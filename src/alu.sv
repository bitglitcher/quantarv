==> flow/design.v <==
interface decode;
    logic [6:0] opcode;
    logic [4:0] rd;
    logic [2:0] funct3;
    logic [4:0] rs1;
    logic [4:0] rs2;
    logic [6:0] funct7;
    logic [11:0] i_imm;
    logic [11:0] s_imm;
    logic [12:0] b_imm;
    logic [31:0] u_imm;
    logic [20:0] j_imm;
endinterface  
package global_pkg;
typedef enum logic[3:0] { REG_SRC, I_IMM_SRC, ALU_PC_SRC } sr2_src_t;
typedef enum logic[3:0] { REG_SRC2, ALU_U_IMM_SRC, ALU_4, ALU_J_IMM, I_IMM_SRC1 } sr1_src_t;
typedef enum logic[3:0] { ALU_INPUT, U_IMM_SRC, AUIPC_SRC, LOAD_SRC, PC_SRC, CSR_SRC } regfile_src_t;
typedef enum logic[3:0] { J_IMM, B_IMM, I_IMM, EPC } jmp_target_src_t;
typedef enum logic[3:0] { MEM_NONE, LOAD_DATA, STORE_DATA, FETCH_DATA} memory_operation_t;
typedef enum logic[3:0] { CSR_SET, CSR_CLEAR, CSR_WRITE } write_mode_t;
typedef enum logic[3:0] { VAL_IR, VAL_PC, VAL_ADDR } val_src_t;
typedef enum logic [1:0] { BYTE, HALF_WORD, WORD } access_size_t;
typedef struct packed {  
    logic [31:0] high;
    logic [31:0] low;
} memory_map_t;
endpackage
interface WB4(input clk, input rst);
    logic ACK;
    logic ERR;
    logic RTY;
    logic STB;
    logic [31:0] ADR;
    logic CYC;
    logic [31:0] DAT_I;
    logic [31:0] DAT_O;
    logic WE;
    logic [2:0] CTI_O;
    modport slave(input clk, rst,
    input STB,
    input ADR,
    input CYC,
    output DAT_I,
    input  DAT_O,
    input CTI_O,
    output ACK,
    output ERR,
    output RTY,
    input WE);
    modport master(input clk, rst,
    output STB,
    output ADR,
    output CYC,
    input  DAT_I,
    output DAT_O,
    output CTI_O,
    input ACK,
    input ERR,
    input RTY,
    output WE);
endinterface  
module alu
(
    input  logic        clk,
    input  logic        rst,
    input  logic [31:0] rs1,
    input  logic [31:0] rs2,
    output logic [31:0] rd,
    input [3:0] op,
    output logic done,
    input  logic start
);
parameter ADD =  4'b0000;
parameter SUB =  4'b1000;
parameter SLL =  4'b0001;
parameter SLT =  4'b0010;
parameter SLTU = 4'b0011;
parameter XOR =  4'b0100;
parameter SRL =  4'b0101;
parameter SRA =  4'b1101;
parameter OR =   4'b0110;
parameter AND =  4'b0111;
reg carry = 0;
wire cout;
reg [3:0]  op_r = 0;
reg [31:0] result = 0;
reg [5:0] index = 0;
typedef enum logic [1:0] { IDDLE, COMPUTE } alu_state_t;
alu_state_t state = IDDLE;
wire rs1_b = rs1[index[4:0]];
wire rs2_b = rs2[index[4:0]];
reg sub_enable;
wire add;
wire xor_w;
xor(xor_w, rs2_b, sub_enable);
full_adder full_adder_1
(
    .a(rs1_b),
    .b(xor_w),
    .cin(carry),
    .cout(cout),
    .z(add)
);
reg eqi;
reg bai;
reg abi;
wire ba;
wire ab;
wire eq;
reg ase;  
reg bse;  
reg signb;
scmp scmp_0(
    .a(rs1_b ^ ase),
    .b(rs2_b ^ bse),
    .eq(eq),
    .ba(ba),
    .ab(ab),
    .eqi(eqi),
    .bai(bai),
    .abi(abi)
);
always@(posedge clk)
begin
    if(rst)
    begin
        state = IDDLE;
    end
    else
    begin
        case(state)
            IDDLE:
            begin
                done = 1'b0;
                if(op == SUB)
                begin
                    carry = 1'b1;
                    sub_enable = 1'b1;
                end
                else
                begin
                    carry = 1'b0;
                    sub_enable = 1'b0;
                end
                if(op == SRA)
                begin
                    signb = rs1[31:31];
                end
                if(op == SLT)
                begin
                    ase = rs1[31:31];
                    bse = rs2[31:31];
                end
                else
                begin
                    ase = 1'b0;
                    bse = 1'b0;
                end
                if(start)
                begin
                    state = COMPUTE;
                    op_r = op;
                    index = 0;
                    bai = 0;
                    abi = 0;
                    eqi = 1'b1;
                end 
            end
            COMPUTE:
            begin
                if((op_r == SRL) | (op_r == SRA))
                begin
                    if(index >= (31 + rs2[4:0]))
                    begin
                        state = IDDLE;
                        done = 1'b1;
                    end
                end
                else if((op_r == SLTU) | (op_r == SLT))
                begin
                    if(index == 62)
                    begin
                        state = IDDLE;
                        done = 1'b1;
                    end
                end
                else if(index == 31)
                begin
                    state = IDDLE;
                    done = 1'b1;
                end
                index = index + 1;
                carry = cout;
                eqi = eq;
                bai = ba;
                abi = ab;
            end
        endcase
    end
end
always@(negedge clk)
begin
    case(state)
        COMPUTE:
        begin
            case(op_r)
                ADD, SUB:
                begin
                    result[31:0] = {add, result[31:1]};
                end
                SLL:
                begin
                    if(index < rs2[4:0])
                    begin
                        result[31:0] = {1'b0, result[31:1]};
                    end
                    else
                    begin
                        result[31:0] = {rs1[index[4:0]-rs2[4:0]], result[31:1]};
                    end
                end
                SLT:
                begin
                    if(index == 31)
                    begin
                        if((rs1_b == 1) & (rs2_b == 0))
                        begin
                            result[31:0] = {1'b1, result[31:1]};
                        end
                        else if((rs1_b == 0) & (rs2_b == 1))
                        begin
                            result[31:0] = {1'b0, result[31:1]};
                        end
                        else
                        begin
                            result[31:0] = {(ase & bse)? ab : ba, result[31:1]};
                        end
                    end
                    else
                    begin
                        result[31:0] = {1'b0, result[31:1]};
                    end
                end
                SLTU:
                begin
                    if(index == 31)
                    begin
                        result[31:0] = {ba, result[31:1]};
                    end
                    else
                    begin
                        result[31:0] = {1'b0, result[31:1]};
                    end
                end
                XOR: 
                begin
                    result[31:0] = {rs1_b ^ rs2_b, result[31:1]};
                end
                SRL: 
                begin
                    if(index > 31)
                    begin
                        result[31:0] = {1'b0, result[31:1]};
                    end
                    else
                    begin
                        result[31:0] = {rs1_b, result[31:1]};
                    end
                end
                SRA: 
                begin
                    if(index > 31)
                    begin
                        result[31:0] = {signb, result[31:1]};
                    end
                    else
                    begin
                        result[31:0] = {rs1_b, result[31:1]};
                    end
                end
                OR: 
                begin
                    result[31:0] = {rs1_b | rs2_b, result[31:1]};
                end
                AND: 
                begin
                    result[31:0] = {rs1_b & rs2_b, result[31:1]};
                end
            endcase
        end
    endcase
end
assign rd = result;
wire [31:0] diff_bus = (result ^ (rs1 + rs2));
endmodule
module full_adder
(
    input a,
    input b,
    input cin,
    output cout,
    output z
);
wire p;
wire r;
wire s;
xor(p, a, b);
xor(z, p, cin);
and(r, p, cin);
and(s, a, b);
or(cout, r, s);
endmodule
module scmp(
    input a,
    input b,
    output eq,
    output ba,
    output ab,
    input eqi,
    input bai,
    input abi
);
assign eq = ((a == b) & eqi);
assign ba = (a == b)? bai : (b > a);
assign ab = (a == b)? abi : (a > b);
endmodule
# ---- Step by step through the tools: alu
# Tool output for the design above, in the order of the flow.
# Line numbers count from 1 in the design file above.
# Cell names lack the library's common part.
# A cell with n/a has no value.
dict set report setup {
  top {alu}
  clock_port {clk}
  lib {sky130hd}
  lib_corner {tt_025C_1v80}
}

# ---- After elaboration
# Counts by Yosys on the flattened word-level netlist (proc, flatten, opt, wreduce; memories kept). Register bits leave out memories and registers merged into their read ports (data or address). Print and check cells are left out. Cells with the same type and inputs are merged into one.
dict set report word_totals {
  regBits 52
}
dict set report op_classes {
  addsub 3
  compare 5
  equal 20
  shifts 3
  n_mux 31
  logic 19
  reduce_logical 13
}
# op count
set ops {}
lappend ops {{parallel mux 32 bit (select 9 bit)} 1}
lappend ops {{2-to-1 mux 32 bit} 7}
lappend ops {{variable part select 32 x 5 -> 1 bit} 3}
lappend ops {{== test 4 x 3 -> 1 bit with constant B} 4}
lappend ops {{== test 4 bit with constant B} 4}
lappend ops {{== test 4 x 2 -> 1 bit with constant B} 3}
lappend ops {{parallel mux 6 bit (select 2 bit)} 1}
lappend ops {{2-to-1 mux 2 bit} 6}
lappend ops {{AND reduction 5 bit} 2}
lappend ops {{2-to-1 mux 1 bit} 10}
lappend ops {{AND reduction 3 bit} 3}
lappend ops {{nonzero test 9 bit} 1}
lappend ops {{!= test 4 bit with constant B} 2}
lappend ops {{parallel mux 1 bit (select 2 bit)} 4}
lappend ops {{bitwise AND 1 bit} 6}
lappend ops {{XOR 1 bit} 6}
lappend ops {{AND reduction 2 bit} 3}
lappend ops {{adder 5 x 5 -> 6 bit with constant A} 1}
lappend ops {{adder 6 x 1 -> 6 bit with constant B} 1}
lappend ops {{less-than comparator 6 x 5 -> 1 bit} 1}
lappend ops {{greater-than comparator 6 x 5 -> 1 bit with constant B} 1}
lappend ops {{== test 6 x 5 -> 1 bit with constant B} 1}
lappend ops {{>= comparator 6 bit} 1}
lappend ops {{== test 6 bit with constant B} 1}
lappend ops {{2-to-1 mux 6 bit} 1}
lappend ops {{subtractor 5 bit} 1}
lappend ops {{OR 1 bit} 4}
lappend ops {{== test 4 x 1 -> 1 bit with constant B} 1}
# Other operator kinds: 11; their cells: 14.

# ---- Logic depth
# Longest topological path by Yosys (ltp), each cell counted once; first at word level (registers and memories cut), then after technology mapping (sequential cells cut; the memories' decode and read muxes count).
dict set report depth {
  word_depth 9
  ABC_AREA 0
  mapped_depth 15
}

# ---- Netlist
# Source: synth_stat.txt of the flow (Yosys; design flattened, memories mapped). It holds for the ABC_AREA given above (unset counts as 0); a run with the other value may have another netlist.
# The area totals of this step are shown rounded.
# type count
set by_type {}
lappend by_type {edfxtp_1 50}
lappend by_type {mux4_2 14}
lappend by_type {ha_1 19}
lappend by_type {mux2i_1 18}
lappend by_type {mux4_1 5}
lappend by_type {nand3_1 18}
lappend by_type {nor2_1 24}
lappend by_type {xnor2_1 10}
lappend by_type {a21oi_1 12}
lappend by_type {inv_1 15}
lappend by_type {fa_1 2}
lappend by_type {a21o_1 5}
lappend by_type {nand2b_1 6}
lappend by_type {xor2_1 4}
lappend by_type {nand2_1 9}
lappend by_type {a221oi_2 2}
lappend by_type {a22oi_1 4}
lappend by_type {o21ai_0 6}
# Other cell types: 21; their cells: 44.
dict set report mapped {
  stdcells 267
  yosys_area_um2 3320
  flip_flops 51
}
# The figures by module come from a second, unflattened synthesis with its own total; it is not the netlist above.
dict set report unflattened {
  hier_cells 259
  area_unflattened_um2 3400
}
# Each row is one instance without its submodules.
# module instances n_cells area_um2
set modules {}
lappend modules {alu 1 251 3320}
lappend modules {scmp 1 7 60.1}
lappend modules {full_adder 1 1 20.0}

FLOW RESULTS
============

Design alu on sky130hd. What follows are 2 stored runs of the flow, each under its own settings; their order means nothing. The constraints put input and output delay at 20% of the set period each and load the outputs with 0.01 pF.
The results are shown rounded.

[flow] entry A: files
==> flow/run.sh <==
#!/bin/bash
# the make line also repeats the synthesis and layout settings of config.mk as NAME=value (left out here)
make -C /OpenROAD-flow-scripts/flow DESIGN_CONFIG=/design/flow/config.mk WORK_HOME=/design/flow/orfs CLKGATE_MAP_FILE= finish
==> flow/config.mk <==
export PLATFORM = sky130hd
export DESIGN_NAME = alu
export DESIGN_NICKNAME = alu
export VERILOG_FILES = /design/flow/design.v
export SDC_FILE = /design/flow/constraint.sdc
export NUM_CORES = 4
export LEC_CHECK = 0
export CAP_MARGIN = 20
export CELL_PAD_IN_SITES_DETAIL_PLACEMENT = 1
export CORE_ASPECT_RATIO = 0.54
export CORE_MARGIN = 8
export CORE_UTILIZATION = 59
export CTS_CLUSTER_DIAMETER = 67
export PLACE_DENSITY = 0.91
export SETUP_SLACK_MARGIN = -0.31
export SLEW_MARGIN = 20
export TNS_END_PERCENT = 70
==> flow/constraint.sdc <==
create_clock -name core_clock -period 7.81 [get_ports {clk}]
set_input_delay 1.5620 -clock core_clock [delete_from_list [all_inputs] [get_ports {clk}]]
set_output_delay 1.5620 -clock core_clock [all_outputs]
set_load 0.01 [all_outputs]

[flow] entry A: incomplete, placement halted on DPL-0033

[flow] entry B: files
==> flow/run.sh <==
#!/bin/bash
# the make line also repeats the synthesis and layout settings of config.mk as NAME=value (left out here)
make -C /OpenROAD-flow-scripts/flow DESIGN_CONFIG=/design/flow/config.mk WORK_HOME=/design/flow/orfs CLKGATE_MAP_FILE= finish
==> flow/config.mk <==
export PLATFORM = sky130hd
export DESIGN_NAME = alu
export DESIGN_NICKNAME = alu
export VERILOG_FILES = /design/flow/design.v
export SDC_FILE = /design/flow/constraint.sdc
export NUM_CORES = 4
export LEC_CHECK = 0
export CAP_MARGIN = 5
export CORE_MARGIN = 8
export CORE_UTILIZATION = 44
export CTS_CLUSTER_DIAMETER = 261
export GPL_ROUTABILITY_DRIVEN = 1
export PLACE_DENSITY_LB_ADDON = 0.28
export SLEW_MARGIN = 20
==> flow/constraint.sdc <==
create_clock -name core_clock -period 9.49 [get_ports {clk}]
set_input_delay 1.8980 -clock core_clock [delete_from_list [all_inputs] [get_ports {clk}]]
set_output_delay 1.8980 -clock core_clock [all_outputs]
set_load 0.01 [all_outputs]

[flow] entry B: metrics
[metrics] layout_utilization_pct = 66.6
[metrics] setupTns_ns = 0.000
[metrics] worstSetupSlack_ns = 0.125
[metrics] hold_ws_ns = 0.431
[metrics] synth_area_um2 = 3320
[metrics] design.die.area_um2 = 10600
