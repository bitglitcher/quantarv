==> flow/design.v <==
interface decode;
    logic [6:0] opcode;
    logic [4:0] rd;
    logic [2:0] funct3;
    logic [4:0] rs1;
    logic [4:0] rs2;
    logic [6:0] funct7;
    logic [11:0] i_imm;
    logic [11:0] s_imm;
    logic [12:0] b_imm;
    logic [31:0] u_imm;
    logic [20:0] j_imm;
endinterface  
package global_pkg;
typedef enum logic[3:0] { REG_SRC, I_IMM_SRC, ALU_PC_SRC } sr2_src_t;
typedef enum logic[3:0] { REG_SRC2, ALU_U_IMM_SRC, ALU_4, ALU_J_IMM, I_IMM_SRC1 } sr1_src_t;
typedef enum logic[3:0] { ALU_INPUT, U_IMM_SRC, AUIPC_SRC, LOAD_SRC, PC_SRC, CSR_SRC } regfile_src_t;
typedef enum logic[3:0] { J_IMM, B_IMM, I_IMM, EPC } jmp_target_src_t;
typedef enum logic[3:0] { MEM_NONE, LOAD_DATA, STORE_DATA, FETCH_DATA} memory_operation_t;
typedef enum logic[3:0] { CSR_SET, CSR_CLEAR, CSR_WRITE } write_mode_t;
typedef enum logic[3:0] { VAL_IR, VAL_PC, VAL_ADDR } val_src_t;
typedef enum logic [1:0] { BYTE, HALF_WORD, WORD } access_size_t;
typedef struct packed {  
    logic [31:0] high;
    logic [31:0] low;
} memory_map_t;
endpackage
interface WB4(input clk, input rst);
    logic ACK;
    logic ERR;
    logic RTY;
    logic STB;
    logic [31:0] ADR;
    logic CYC;
    logic [31:0] DAT_I;
    logic [31:0] DAT_O;
    logic WE;
    logic [2:0] CTI_O;
    modport slave(input clk, rst,
    input STB,
    input ADR,
    input CYC,
    output DAT_I,
    input  DAT_O,
    input CTI_O,
    output ACK,
    output ERR,
    output RTY,
    input WE);
    modport master(input clk, rst,
    output STB,
    output ADR,
    output CYC,
    input  DAT_I,
    output DAT_O,
    output CTI_O,
    input ACK,
    input ERR,
    input RTY,
    output WE);
endinterface  
module spi(
    input logic clk,
    input logic rst,
    input logic MISO,
    output logic MOSI,
    output logic SCLK,
    output logic [7:0] CS,
    output logic ACK,
    output logic ERR,
    output logic RTY,
    input  logic STB,
    input  logic CYC,
    input  logic WE,
    input  logic [31:0] ADR,
    input  logic [31:0] DAT_O,
    output logic [31:0] DAT_I,
    input  logic [2:0]  CTI_O
);
parameter BM_LCK = 0;
parameter BM_ERR = 1;
parameter BM_RTY = 2;
parameter BM_ACK = 3;
reg [15:0] conf_reg;
logic CPOL;
logic CPHA;
logic TXQE;
logic RXQE;
logic TBM;
logic RBM;
logic RQFF;
assign CPOL = conf_reg [0:0];
assign CPHA = conf_reg [1:1];
assign TXQE = conf_reg [2:2];
assign RXQE = conf_reg [3:3];
assign TBM  = conf_reg [5:4];
assign RBM  = conf_reg [7:6];
assign RQFF = conf_reg [8:8];
reg [7:0] CS_REG;
parameter buffer_depth = 8;
reg [7:0] tx_fifo [buffer_depth-1:0];
reg [7:0] rx_fifo [buffer_depth-1:0];
reg [$clog2(buffer_depth)-1:0] tx_wp;
reg [$clog2(buffer_depth)-1:0] tx_rp;
reg [$clog2(buffer_depth)-1:0] rx_wp;
reg [$clog2(buffer_depth)-1:0] rx_rp;
logic tx_fifo_wr;
logic tx_fifo_rd;
logic [7:0] tx_fifo_wr_data;
logic [7:0] tx_fifo_rd_data;
logic tx_full;
logic tx_empty;
always@(negedge clk)
begin
    if(rst)
    begin
        tx_wp <= 0;
        tx_rp <= 0;
    end
    else
    begin
        if(tx_fifo_wr & ((3'(tx_wp + 3'b1) != tx_rp) | tx_fifo_rd))
        begin
            tx_fifo [tx_wp] <= tx_fifo_wr_data;
            tx_wp <= tx_wp + 1;
        end
        if(tx_fifo_rd & (tx_rp != tx_wp))
        begin
            tx_rp <= tx_rp + 1;
        end
    end
    tx_fifo_rd_data <= tx_fifo[tx_rp];
    tx_full <= (3'(tx_wp + 3'b1) == tx_rp);
    tx_empty <= (tx_rp == tx_wp);
end
logic [7:0] tx_capacity;
always_comb tx_capacity = $unsigned(tx_wp - tx_rp);
logic rx_fifo_wr;
logic rx_fifo_rd;
logic [8:0] rx_fifo_wr_data;
logic [8:0] rx_fifo_rd_data;
logic rx_flush;
logic rx_full;
logic rx_empty;
always@(negedge clk)
begin
    if(rst | rx_flush)
    begin
        rx_rp <= 0;
        rx_wp <= 0;
    end
    else
    begin
        if(rx_fifo_wr & ((3'(rx_wp + 3'b1) != rx_rp) | rx_fifo_rd | (RQFF & rx_full & rx_fifo_wr)))
        begin
            rx_fifo [rx_wp] <= rx_fifo_wr_data;
            rx_wp <= rx_wp + 1;
        end
        if((rx_fifo_rd & (rx_rp != rx_wp)) | (RQFF & rx_full & rx_fifo_wr))
        begin
            rx_rp <= rx_rp + 1;    
        end
        rx_fifo_rd_data <= rx_fifo [rx_rp];
        rx_full <= (3'(rx_wp + 3'b1) == rx_rp);
        rx_empty <= (rx_rp == rx_wp);
    end
end
logic [7:0] rx_capacity;
always_comb rx_capacity = $unsigned(rx_wp - rx_rp);
reg [31:0] div;
reg [31:0] div_cnt;
reg [31:0] twp;
reg [31:0] delay_counter;
typedef enum logic [3:0] { WB_IDDLE, CYCLE } wb_state_t;
wb_state_t wb_state = WB_IDDLE;
always@(posedge clk)
begin
    if(rst)
    begin
        wb_state = WB_IDDLE;
    end
    else
    begin
        case(wb_state)
            WB_IDDLE:
            begin
                rx_flush = 1'b1;
                tx_fifo_wr = 1'b0;
                rx_fifo_rd = 1'b0;
                if(CYC & STB)
                begin
                    if(WE)
                    begin
                        case(ADR[7:0])
                            8'h00:
                            begin
                                case(TBM)
                                    BM_LCK:
                                    begin
                                        if(!tx_full)
                                        begin
                                            ERR = 1'b0;
                                            RTY = 1'b0;
                                            ACK = 1'b1;
                                            tx_fifo_wr = 1'b1;
                                            rx_fifo_rd = 1'b0;
                                            tx_fifo_wr_data = DAT_O [7:0];
                                            wb_state = CYCLE; 
                                        end
                                        else
                                        begin
                                            ERR = 1'b0;
                                            RTY = 1'b0;
                                            ACK = 1'b0;
                                            tx_fifo_wr = 1'b0;
                                            rx_fifo_rd = 1'b0;
                                            wb_state = WB_IDDLE;
                                        end
                                    end
                                    BM_ERR:
                                    begin
                                        if(!tx_full)
                                        begin
                                            ERR = 1'b0;
                                            RTY = 1'b0;
                                            ACK = 1'b1;
                                            tx_fifo_wr = 1'b1;
                                            tx_fifo_wr_data = DAT_O [7:0];
                                            wb_state = CYCLE; 
                                        end
                                        else
                                        begin
                                            ERR = 1'b1;
                                            RTY = 1'b0;
                                            ACK = 1'b0;
                                            rx_fifo_rd = 1'b0;
                                            tx_fifo_wr = 1'b0;
                                            wb_state = CYCLE;
                                        end
                                    end
                                    BM_RTY:
                                    begin 
                                        if(!tx_full)
                                        begin
                                            ERR = 1'b0;
                                            RTY = 1'b0;
                                            ACK = 1'b1;
                                            tx_fifo_wr = 1'b1;
                                            tx_fifo_wr_data = DAT_O [7:0];
                                            wb_state = CYCLE; 
                                        end
                                        else
                                        begin
                                            ERR = 1'b0;
                                            RTY = 1'b1;
                                            ACK = 1'b0;
                                            rx_fifo_rd = 1'b0;
                                            tx_fifo_wr = 1'b0;
                                            wb_state = CYCLE;
                                        end
                                    end
                                endcase
                            end
                            8'h04:
                            begin
                                ERR = 1'b0;
                                RTY = 1'b0;
                                ACK = 1'b1;
                                conf_reg = DAT_O [15:0];
                                wb_state = CYCLE;
                            end
                            8'h08:
                            begin
                                ERR = 1'b0;
                                RTY = 1'b0;
                                ACK = 1'b1;
                                div = DAT_O [31:0];
                                wb_state = CYCLE;
                            end
                            8'h0c:
                            begin
                                ERR = 1'b0;
                                RTY = 1'b0;
                                ACK = 1'b1;
                                twp = DAT_O [31:0];
                                wb_state = CYCLE;
                            end
                            8'h10:
                            begin
                                ERR = 1'b0;
                                RTY = 1'b0;
                                ACK = 1'b1;
                                CS_REG = DAT_O [7:0];
                                wb_state = CYCLE;
                            end
                            8'h14:
                            begin
                                ERR = 1'b0;
                                RTY = 1'b0;
                                ACK = 1'b0;
                                DAT_I = 32'b0;
                                rx_flush = 1'b1;
                                wb_state = CYCLE;
                            end
                            default:
                            begin
                                ERR = 1'b0;
                                RTY = 1'b0;
                                ACK = 1'b1;
                                DAT_I = 32'b0;
                                wb_state = CYCLE; 
                            end
                        endcase
                    end
                    else
                    begin
                        case(ADR[7:0])
                            8'h00:
                            begin
                                case(RBM)
                                    BM_LCK:
                                    begin
                                        if(!rx_empty)
                                        begin
                                            ERR = 1'b0;
                                            RTY = 1'b0;
                                            ACK = 1'b1;
                                            rx_fifo_rd = 1'b1;
                                            DAT_I = {24'h0, rx_fifo_rd_data};
                                            wb_state = CYCLE;
                                        end
                                        else
                                        begin
                                            rx_fifo_rd = 1'b0;
                                            tx_fifo_wr = 1'b0;
                                            ERR = 1'b0;
                                            RTY = 1'b0;
                                            ACK = 1'b0;
                                            wb_state = WB_IDDLE;
                                        end
                                    end
                                    BM_ERR:
                                    begin
                                        if(!rx_empty)
                                        begin
                                            ERR = 1'b0;
                                            RTY = 1'b0;
                                            ACK = 1'b1;
                                            rx_fifo_rd = 1'b1;
                                            DAT_I = {24'h0, rx_fifo_rd_data};
                                            wb_state = CYCLE;
                                        end
                                        else
                                        begin
                                            ERR = 1'b1;
                                            RTY = 1'b0;
                                            ACK = 1'b0;
                                            rx_fifo_rd = 1'b0;
                                        end
                                    end
                                    BM_RTY:
                                    begin 
                                        if(!rx_empty)
                                        begin
                                            ERR = 1'b0;
                                            RTY = 1'b0;
                                            ACK = 1'b1;
                                            rx_fifo_rd = 1'b1;
                                            DAT_I = {24'h0, rx_fifo_rd_data};
                                            wb_state = CYCLE;
                                        end
                                        else
                                        begin
                                            ERR = 1'b0;
                                            RTY = 1'b1;
                                            ACK = 1'b0;
                                            rx_fifo_rd = 1'b0;
                                        end
                                    end
                                endcase
                            end
                            8'h04:
                            begin
                                ERR = 1'b0;
                                RTY = 1'b0;
                                ACK = 1'b1;
                                DAT_I = {16'b0, conf_reg};
                                wb_state = CYCLE;
                            end
                            8'h08:
                            begin
                                ERR = 1'b0;
                                RTY = 1'b0;
                                ACK = 1'b1;
                                DAT_I = div;
                                wb_state = CYCLE;
                            end
                            8'h0c:
                            begin
                                ERR = 1'b0;
                                RTY = 1'b0;
                                ACK = 1'b1;
                                DAT_I = twp;
                                wb_state = CYCLE;
                            end
                            8'h10:
                            begin
                                ERR = 1'b0;
                                RTY = 1'b0;
                                ACK = 1'b1;
                                DAT_I = {24'b0, CS_REG [7:0]};
                                wb_state = CYCLE;
                            end
                            8'h18:
                            begin
                                ERR = 1'b0;
                                RTY = 1'b0;
                                ACK = 1'b1;
                                DAT_I = {24'b0, rx_capacity [7:0]};
                                wb_state = CYCLE;
                            end                            
                            8'h1c:
                            begin
                                ERR = 1'b0;
                                RTY = 1'b0;
                                ACK = 1'b1;
                                DAT_I = {24'b0, tx_capacity [7:0]};
                                wb_state = CYCLE;
                            end
                            default:
                            begin
                                ERR = 1'b0;
                                RTY = 1'b0;
                                ACK = 1'b1;
                                DAT_I = 32'b0;
                                wb_state = CYCLE;
                            end
                        endcase
                    end
                end
            end
            CYCLE:
            begin
                ERR = 1'b0;
                RTY = 1'b0;
                ACK = 1'b0;
                rx_flush = 1'b0;
                tx_fifo_wr = 1'b0;
                rx_fifo_rd = 1'b0;
                wb_state = WB_IDDLE;
            end
            default:
            begin
                rx_flush = 1'b0;
                ERR = 1'b0;
                RTY = 1'b0;
                ACK = 1'b0;
                wb_state = WB_IDDLE;
            end
        endcase
    end
end
reg edge_cnt = 0;
reg [7:0] shift_reg = 0;  
typedef enum logic [3:0] { IDDLE, DELAY, TRANSMIT } spi_states_t;
spi_states_t spi_state = IDDLE;
reg [3:0] bit_count = 0;
always@(posedge clk)
begin
    if(rst)
    begin
        spi_state <= IDDLE;
    end
    else
    begin
        case(spi_state)
            IDDLE:
            begin
                if(!tx_empty)
                begin
                    tx_fifo_rd <= 1'b1;
                    shift_reg <= tx_fifo_rd_data;
                    spi_state <= DELAY;
                end
                else
                begin
                    tx_fifo_rd <= 1'b0;
                    shift_reg <= shift_reg; 
                end
                SCLK <= CPOL;
                delay_counter = 0;
            end
            DELAY:
            begin
                tx_fifo_rd <= 1'b0;
                if(delay_counter > twp)
                begin
                    spi_state <= TRANSMIT;
                end
                else
                begin
                    delay_counter <= delay_counter + 32'b1;
                end
                SCLK <= CPOL;
                edge_cnt <= 0;
                bit_count = 0;
                div_cnt = 0;
            end
            TRANSMIT:
            begin
                tx_fifo_rd <= 1'b0;
                if(div_cnt > div)
                begin
                    if(bit_count < 8)
                    begin
                        edge_cnt = ~edge_cnt;
                        SCLK = ~SCLK;
                        div_cnt = 0;
                        if(CPHA & edge_cnt)
                        begin
                            shift_reg <= {shift_reg, MISO};
                            bit_count <= bit_count + 1;
                        end
                        else if(~CPHA & ~edge_cnt)
                        begin
                            shift_reg <= {shift_reg, MISO};
                            bit_count <= bit_count + 1;
                        end
                        else
                        begin
                            shift_reg <= shift_reg;
                        end
                    end
                    else
                    begin
                        spi_state <= IDDLE;
                    end
                end
                else
                begin
                    div_cnt <= div_cnt + 1; 
                end
            end
            default:
            begin
                spi_state <= IDDLE;
            end
        endcase
    end
end
assign MOSI = shift_reg [7:7];
assign CS = CS_REG;
initial begin
    ACK = 0;
    RTY = 0;
    ERR = 0;
    conf_reg = 0;
    div_cnt = 0;
    bit_count = 0;
    tx_wp = 0;
    tx_rp = 0;
    rx_wp = 0;
    rx_rp = 0;
end
endmodule
From RTL to reports: spi --
What the tools print for spi, step after step. Line numbers count from 1 in the design file above. Operators carry their Yosys type and port widths (W data, S select, Z words). Library cell names are shortened. A cell with - has no value.
Inputs: top spi, clock clk, cell library sky130hd, timing corner tt_025C_1v80

After elaboration --
Yosys after proc, flatten, opt, wreduce and memory -nomap, before mapping. Memory bits, and registers merged into a memory's read port (data or address), are not among the register bits. Print and check cells are not counted. Yosys's memory passes give these memory sizes; they may raise the number of words (mostly to a power of two), join words into wider ones and drop unused or constant bits.
Bit counts: flip-flop bits (word level) 237, bits in writable memories 128, word width x clocked read ports 16, memories kept 2, input port bits 73, cells after elaboration 204
Cells by class: add/sub/neg operators 11, magnitude comparators 3, equality and inequality tests 29, mux-type cells 78, bitwise operators 22, reduce/logical cells 30
Memories:
- rx_fifo | words 8, width 8, rd ports 1, write ports 1, line 102 | reg [7:0] rx_fifo [buffer_depth-1:0];
- tx_fifo | words 8, width 8, rd ports 1, write ports 1, line 101 | reg [7:0] tx_fifo [buffer_depth-1:0];
Operators with widths (count):
- $pmux W32 S7 | 1
- $mux W32 | 6
- $pmux W32 S2 | 2
- $mux W8 | 10
- $add A32 B1 Y32 const B | 2
- $gt A32 B32 Y1 | 2
- $mux W4 | 12
- $eq A8 B5 Y1 const B | 4
- $reduce_and A5 Y1 | 6
- $mux W1 | 30
- $pmux W4 S2 | 3
- $add A3 B1 Y3 const B | 6
- $eq A8 B4 Y1 const B | 2
- $pmux W8 S2 | 1
- $pmux W1 S2 | 8
- $ne A2 B2 Y1 const B | 7
- $reduce_bool A2 Y1 | 6
- $eq A3 B3 Y1 | 4
- $ne A3 B3 Y1 | 4
- $reduce_and A4 Y1 | 3
- $reduce_and A6 Y1 | 2
- $pmux W4 S3 | 1
- $mux W3 | 4
- $and A1 B1 Y1 | 9
- $ne A3 B3 Y1 const B | 3
- $not A1 Y1 | 8
- $eq A4 B1 Y1 const B | 2
- $logic_not A4 Y1 | 2
Not listed: further kinds 13, cells in them 23.

Longest topological paths --
Depth = most cells in a row (Yosys ltp): at word level without a register or memory, in the mapped netlist without a sequential cell, where the memories' decode and read muxes count.
Depth: depth in word-level cells 7, ABC_AREA 1, depth in mapped cells 19, depth with buffers taken out 19

Mapped cells and area --
Source: synth_stat.txt of the flow (Yosys; design flattened, memories mapped). It holds for the ABC_AREA given above (unset counts as 0); a run with the other value may have another netlist. Totals and module areas in this step are rounded.
Cells by type:
- edfxtp_1 | count 277, total area 8.32E+03 um^2
- ha_1 | count 80, total area 1000.96 um^2
- nand2_1 | count 252, total area 945.907 um^2
- inv_1 | count 179, total area 671.894 um^2
- nor2_1 | count 177, total area 664.387 um^2
- dfxtp_1 | count 22, total area 440.422 um^2
- a21oi_1 | count 79, total area 395.379 um^2
- o21ai_0 | count 65, total area 325.312 um^2
- nor3_1 | count 36, total area 180.173 um^2
- nand3_1 | count 32, total area 160.154 um^2
- xor2_1 | count 14, total area 122.618 um^2
- a31oi_1 | count 18, total area 112.608 um^2
- nand4_1 | count 17, total area 106.352 um^2
- xnor2_1 | count 11, total area 96.342 um^2
- o22ai_1 | count 13, total area 81.328 um^2
- clkbuf_1 | count 19, total area 71.318 um^2
- nor3b_1 | count 9, total area 67.565 um^2
- a221oi_1 | count 6, total area 52.55 um^2
Not listed: further types 37, cells in them 79.
Mapped netlist: standard cells after synthesis 1385, mapped area 14000 um^2, sequential part of the area 8800 um^2, mapped flip-flops 299, buffers 29

Hand-over note for spi

Measured results for spi: 2 stored runs of the Yosys and OpenROAD flow on sky130hd. The settings differ; the order carries no meaning. The constraints put input and output delay at 20% of the set period each and load the outputs with 0.01 pF.
The measured numbers are rounded.

* Run 1 | settings: period_ns 9.49; CORE_UTILIZATION 67; SETUP_SLACK_MARGIN 1.9; PLACE_DENSITY 0.59; CORE_MARGIN 10; CELL_PAD_IN_SITES_GLOBAL_PLACEMENT 1; TNS_END_PERCENT 40; ABC_AREA 1; CTS_CLUSTER_SIZE 64; CTS_CLUSTER_DIAMETER 275; MIN_ROUTING_LAYER met1; CAP_MARGIN 20; SLEW_MARGIN 20 | results: Yosys chip area after synthesis 14000 um^2; area inside the die boundary 28000 um^2; standard-cell area of the final layout 16000 um^2; setup slack of the worst path 1.8 ns; worst hold slack after layout 0.51 ns
* Run 2 | settings: period_ns 5.63; CORE_UTILIZATION 46; CAP_MARGIN 20; CORE_MARGIN 2; SLEW_MARGIN 20 | results: Yosys chip area after synthesis 14000 um^2; area inside the die boundary 32000 um^2; standard-cell area of the final layout 17000 um^2; setup slack of the worst path 0.81 ns; worst hold slack after layout 0.50 ns

End of note.
