==> flow/design.v <==
interface decode;
    logic [6:0] opcode;
    logic [4:0] rd;
    logic [2:0] funct3;
    logic [4:0] rs1;
    logic [4:0] rs2;
    logic [6:0] funct7;
    logic [11:0] i_imm;
    logic [11:0] s_imm;
    logic [12:0] b_imm;
    logic [31:0] u_imm;
    logic [20:0] j_imm;
endinterface  
package global_pkg;
typedef enum logic[3:0] { REG_SRC, I_IMM_SRC, ALU_PC_SRC } sr2_src_t;
typedef enum logic[3:0] { REG_SRC2, ALU_U_IMM_SRC, ALU_4, ALU_J_IMM, I_IMM_SRC1 } sr1_src_t;
typedef enum logic[3:0] { ALU_INPUT, U_IMM_SRC, AUIPC_SRC, LOAD_SRC, PC_SRC, CSR_SRC } regfile_src_t;
typedef enum logic[3:0] { J_IMM, B_IMM, I_IMM, EPC } jmp_target_src_t;
typedef enum logic[3:0] { MEM_NONE, LOAD_DATA, STORE_DATA, FETCH_DATA} memory_operation_t;
typedef enum logic[3:0] { CSR_SET, CSR_CLEAR, CSR_WRITE } write_mode_t;
typedef enum logic[3:0] { VAL_IR, VAL_PC, VAL_ADDR } val_src_t;
typedef enum logic [1:0] { BYTE, HALF_WORD, WORD } access_size_t;
typedef struct packed {  
    logic [31:0] high;
    logic [31:0] low;
} memory_map_t;
endpackage
interface WB4(input clk, input rst);
    logic ACK;
    logic ERR;
    logic RTY;
    logic STB;
    logic [31:0] ADR;
    logic CYC;
    logic [31:0] DAT_I;
    logic [31:0] DAT_O;
    logic WE;
    logic [2:0] CTI_O;
    modport slave(input clk, rst,
    input STB,
    input ADR,
    input CYC,
    output DAT_I,
    input  DAT_O,
    input CTI_O,
    output ACK,
    output ERR,
    output RTY,
    input WE);
    modport master(input clk, rst,
    output STB,
    output ADR,
    output CYC,
    input  DAT_I,
    output DAT_O,
    output CTI_O,
    input ACK,
    input ERR,
    input RTY,
    output WE);
endinterface  
module branch_unit
(
    input logic clk,
    input logic rst,
    input logic start,
    input logic [31:0] rs1,
    input logic [31:0] rs2,
    input logic [2:0] funct3,
    output logic done,
    output logic jump
);
parameter BEQ = 3'b000;
parameter BNE = 3'b001;
parameter BLT = 3'b100;
parameter BGE = 3'b101;
parameter BLTU = 3'b110;
parameter BGEU = 3'b111;
typedef enum logic [2:0] { IDDLE, COMPARE } states_t;
states_t state = IDDLE; 
always @(posedge clk) begin
    if(rst)
    begin
        state = IDDLE;
    end
    else
    begin        
        unique case(state)
            IDDLE:
            begin
                done = 1'b0;
                jump = 1'b0;
                if(start)
                begin
                    state = COMPARE;
                end
            end
            COMPARE:
            begin
                done = 1'b1;
                case(funct3)
                    BEQ:
                    begin
                        if($signed(rs1) == $signed(rs2))
                        begin
                            jump = 1'b1;
                        end
                        else
                        begin
                            jump = 1'b0;
                        end
                    end
                    BNE:
                    begin
                        if($signed(rs1) != $signed(rs2))
                        begin
                            jump = 1'b1;
                        end
                        else
                        begin
                            jump = 1'b0;
                        end
                    end
                    BLT:
                    begin
                        if($signed(rs1) < $signed(rs2))
                            jump = 1'b1;
                        else
                            jump = 1'b0;
                    end
                    BGE:
                    begin
                        if($signed(rs1) >= $signed(rs2))
                            jump = 1'b1;
                        else
                            jump = 1'b0;
                    end
                    BLTU:
                    begin
                        if(rs1 < rs2)
                            jump = 1'b1;
                        else
                            jump = 1'b0;
                    end
                    BGEU:
                    begin
                        if(rs1 >= rs2)
                            jump = 1'b1;
                        else
                            jump = 1'b0;
                    end
                endcase
                state = IDDLE;
            end
        endcase
    end
end
endmodule
Step by step through the tools: branch_unit:

Tool output for the design above, in the order of the flow.
Line numbers count from 1 in the design file above.
Cell names lack the library's common part.
A cell with -- has no value.

* top: branch_unit
* clock: clk
* standard-cell library: sky130hd
* library corner: tt_025C_1v80

Word-level counts:

Yosys after proc, flatten, opt, wreduce and memory -nomap, before mapping. Memory bits, and registers merged into a memory's read port (data or address), are not among the register bits. Print and check cells are not counted.

* output and inout bits: 2
* bits in registers: 5
* input bits: 70
* word-level cells: 32

* bitwise gates (word level): 1
* reduce/logical cells: 3
* equal/unequal tests: 10
* muxes and demuxes: 11
* magnitude comparators: 4

Operators by type and width (number)
* greater-or-equal comparator 32 bit: 2
* less-than comparator 32 bit: 2
* == test 32 bit: 1
* inequality test 32 bit: 1
* == test 3 bit with constant B: 4
* inequality test 7 x 2 -> 1 bit with constant B: 1
* == test 3 x 1 -> 1 bit with constant B: 2
* zero test 3 bit: 2
* case mux 3 bit (select 2 bit): 1
* case mux 1 bit (select 6 bit): 1
* 2-to-1 mux 1 bit: 6
* case mux 1 bit (select 2 bit): 2
* 2-to-1 mux 3 bit: 1
* inequality test 2 bit with constant B: 1
* AND reduction 2 bit: 1
* inverter 1 bit: 1

Logic depth:

Depth = most cells in a row (Yosys ltp): at word level without a register or memory, in the mapped netlist without a sequential cell, where the memories' decode and read muxes count.

* depth in word-level cells: 4
* ABC_AREA: 0
* mapped depth: 8
* mapped depth without buffers: 8

Mapped cells and area:

The flow's flattened synthesis, as Yosys stat reports it; memories are mapped. The netlist is that of the ABC_AREA named above (0 if unset); the other value can give another one.
The area totals of this step are shown rounded.

* synthesis area: 1000 um^2
* mapped flip-flops: 3
* standard cells after synthesis: 136
* sequential part of the area: 80 um^2

Cell types
* ha_1: number 32, area in all 400.384 um^2
* inv_1: number 35, area in all 131.376 um^2
* a21oi_1: number 15, area in all 75.072 um^2
* edfxtp_1: number 2, area in all 60.058 um^2
* nand4_1: number 7, area in all 43.792 um^2
* nor2_1: number 9, area in all 33.782 um^2
* a211oi_1: number 3, area in all 22.522 um^2
* dfxtp_1: number 1, area in all 20.019 um^2
* nand3_1: number 4, area in all 20.019 um^2
* o21ai_0: number 4, area in all 20.019 um^2
* nand2_1: number 5, area in all 18.768 um^2
* nand4_2: number 1, area in all 12.512 um^2
* nor4_2: number 1, area in all 12.512 um^2
* mux2i_1: number 1, area in all 10.01 um^2
* a31o_1: number 1, area in all 8.758 um^2
* nand2b_2: number 1, area in all 8.758 um^2
* nor2b_2: number 1, area in all 8.758 um^2
* o2111ai_1: number 1, area in all 8.758 um^2

Not listed: further types 12, cells in them 12.

Worst setup path after synthesis:

Path of least setup slack by OpenSTA after synthesis, without wires, with an ideal clock, recovery checks aside; 20% of the period is set as input and as output delay. Where synthesis merged equal registers, the netlist keeps one of their names.

* path type: input to register
* from: input rs2[26]
* to: register jump
* library setup time: 0.263 ns
* input delay: 0.608 ns
* arrival: 1.809 ns
* buffers on the path: 0
* delay of the path: 1.464 ns
* setup slack: 0.968 ns
* period: 3.04 ns
* time at the first pin: 0.608 ns
* driving pins on the path: 8
* synthesis period reached: 2.072 ns

"delay of the path" = arrival - input delay + setup time.
"driving pins on the path": output pins that drive a net of the path, with the launching flip-flop's if there is one; two outputs of one cell count as two.
"synthesis period reached" = period - worst setup slack (recovery checks aside). The figure is calculated, with input and output delays left at 20% of the set period.
The rows between start and end are the longest chain of elaborated cells between them; the timing report does not say that the signal goes this way. Where chains are equally long, one stands for them.
A line is the first line of the expression or statement that the cell stems from. Yosys adds cells for indexed reads and writes and turns some case tables into memories.
At most two assigning lines are given for a register; there are more.

* cell sequence: inv_1 > ha_1 > nand4_2 > nor4_2 > nand3_1 > o31a_1 > o21ai_2 > mux2i_1
* length of the longest elaborated chain: 4

RTL lines, path after synthesis
* start: declaration: line 68 `input logic [31:0] rs2,`
* greater-or-equal comparator 32 bit: line 147 `if(rs1 >= rs2)`
* 2-to-1 mux 1 bit: line 147
* case mux 1 bit (select 6 bit): line 101 `case(funct3)`
* case mux 1 bit (select 2 bit): line 88 `unique case(state)`
* end: assignment: line 92 `jump = 1'b0;`
* end: assignment: line 106 `jump = 1'b1;`
* end: declaration: line 71 `output logic jump`

Wiki page: branch_unit / flow data

Stored flow runs of branch_unit (2 of them; Yosys, OpenROAD, sky130hd). They differ in their settings and are not a sequence. Constraints: input delay and output delay 20% of the set period each, output load 0.01 pF.

### Job 1

==> flow/run.sh <==
#!/bin/bash
# the make line also repeats the synthesis and layout settings of config.mk as NAME=value (left out here)
make -C /OpenROAD-flow-scripts/flow DESIGN_CONFIG=/design/flow/config.mk WORK_HOME=/design/flow/orfs CLKGATE_MAP_FILE= finish
==> flow/config.mk <==
export PLATFORM = sky130hd
export DESIGN_NAME = branch_unit
export DESIGN_NICKNAME = branch_unit
export VERILOG_FILES = /design/flow/design.v
export SDC_FILE = /design/flow/constraint.sdc
export NUM_CORES = 4
export LEC_CHECK = 0
export CAP_MARGIN = 35
export CELL_PAD_IN_SITES_DETAIL_PLACEMENT = 2
export CORE_ASPECT_RATIO = 0.65
export CORE_MARGIN = 2
export CORE_UTILIZATION = 33
export CTS_CLUSTER_DIAMETER = 155
export GPL_ROUTABILITY_DRIVEN = 0
export HOLD_SLACK_MARGIN = 0.21
export MAX_ROUTING_LAYER = met5
export PLACE_DENSITY_LB_ADDON = 0.1
export SETUP_SLACK_MARGIN = 0.62
export SLEW_MARGIN = 40
==> flow/constraint.sdc <==
create_clock -name core_clock -period 3.34 [get_ports {clk}]
set_input_delay 0.6680 -clock core_clock [delete_from_list [all_inputs] [get_ports {clk}]]
set_output_delay 0.6680 -clock core_clock [all_outputs]
set_load 0.01 [all_outputs]

Outcome of job 1: incomplete, placement halted on DPL-0033

### Job 2

==> flow/run.sh <==
#!/bin/bash
# the make line also repeats the synthesis and layout settings of config.mk as NAME=value (left out here)
make -C /OpenROAD-flow-scripts/flow DESIGN_CONFIG=/design/flow/config.mk WORK_HOME=/design/flow/orfs CLKGATE_MAP_FILE= finish
==> flow/config.mk <==
export PLATFORM = sky130hd
export DESIGN_NAME = branch_unit
export DESIGN_NICKNAME = branch_unit
export VERILOG_FILES = /design/flow/design.v
export SDC_FILE = /design/flow/constraint.sdc
export NUM_CORES = 4
export LEC_CHECK = 0
export ABC_AREA = 1
export CAP_MARGIN = 20
export CELL_PAD_IN_SITES_GLOBAL_PLACEMENT = 1
export CORE_ASPECT_RATIO = 1.64
export CORE_MARGIN = 5
export CORE_UTILIZATION = 50
export GPL_ROUTABILITY_DRIVEN = 1
export GPL_TIMING_DRIVEN = 0
export MAX_ROUTING_LAYER = met4
export PLACE_DENSITY_LB_ADDON = 0.22
export SLEW_MARGIN = 20
export TNS_END_PERCENT = 45
==> flow/constraint.sdc <==
create_clock -name core_clock -period 1.2 [get_ports {clk}]
set_input_delay 0.2400 -clock core_clock [delete_from_list [all_inputs] [get_ports {clk}]]
set_output_delay 0.2400 -clock core_clock [all_outputs]
set_load 0.01 [all_outputs]

Outcome of job 2: incomplete, placement halted on FLW-0024
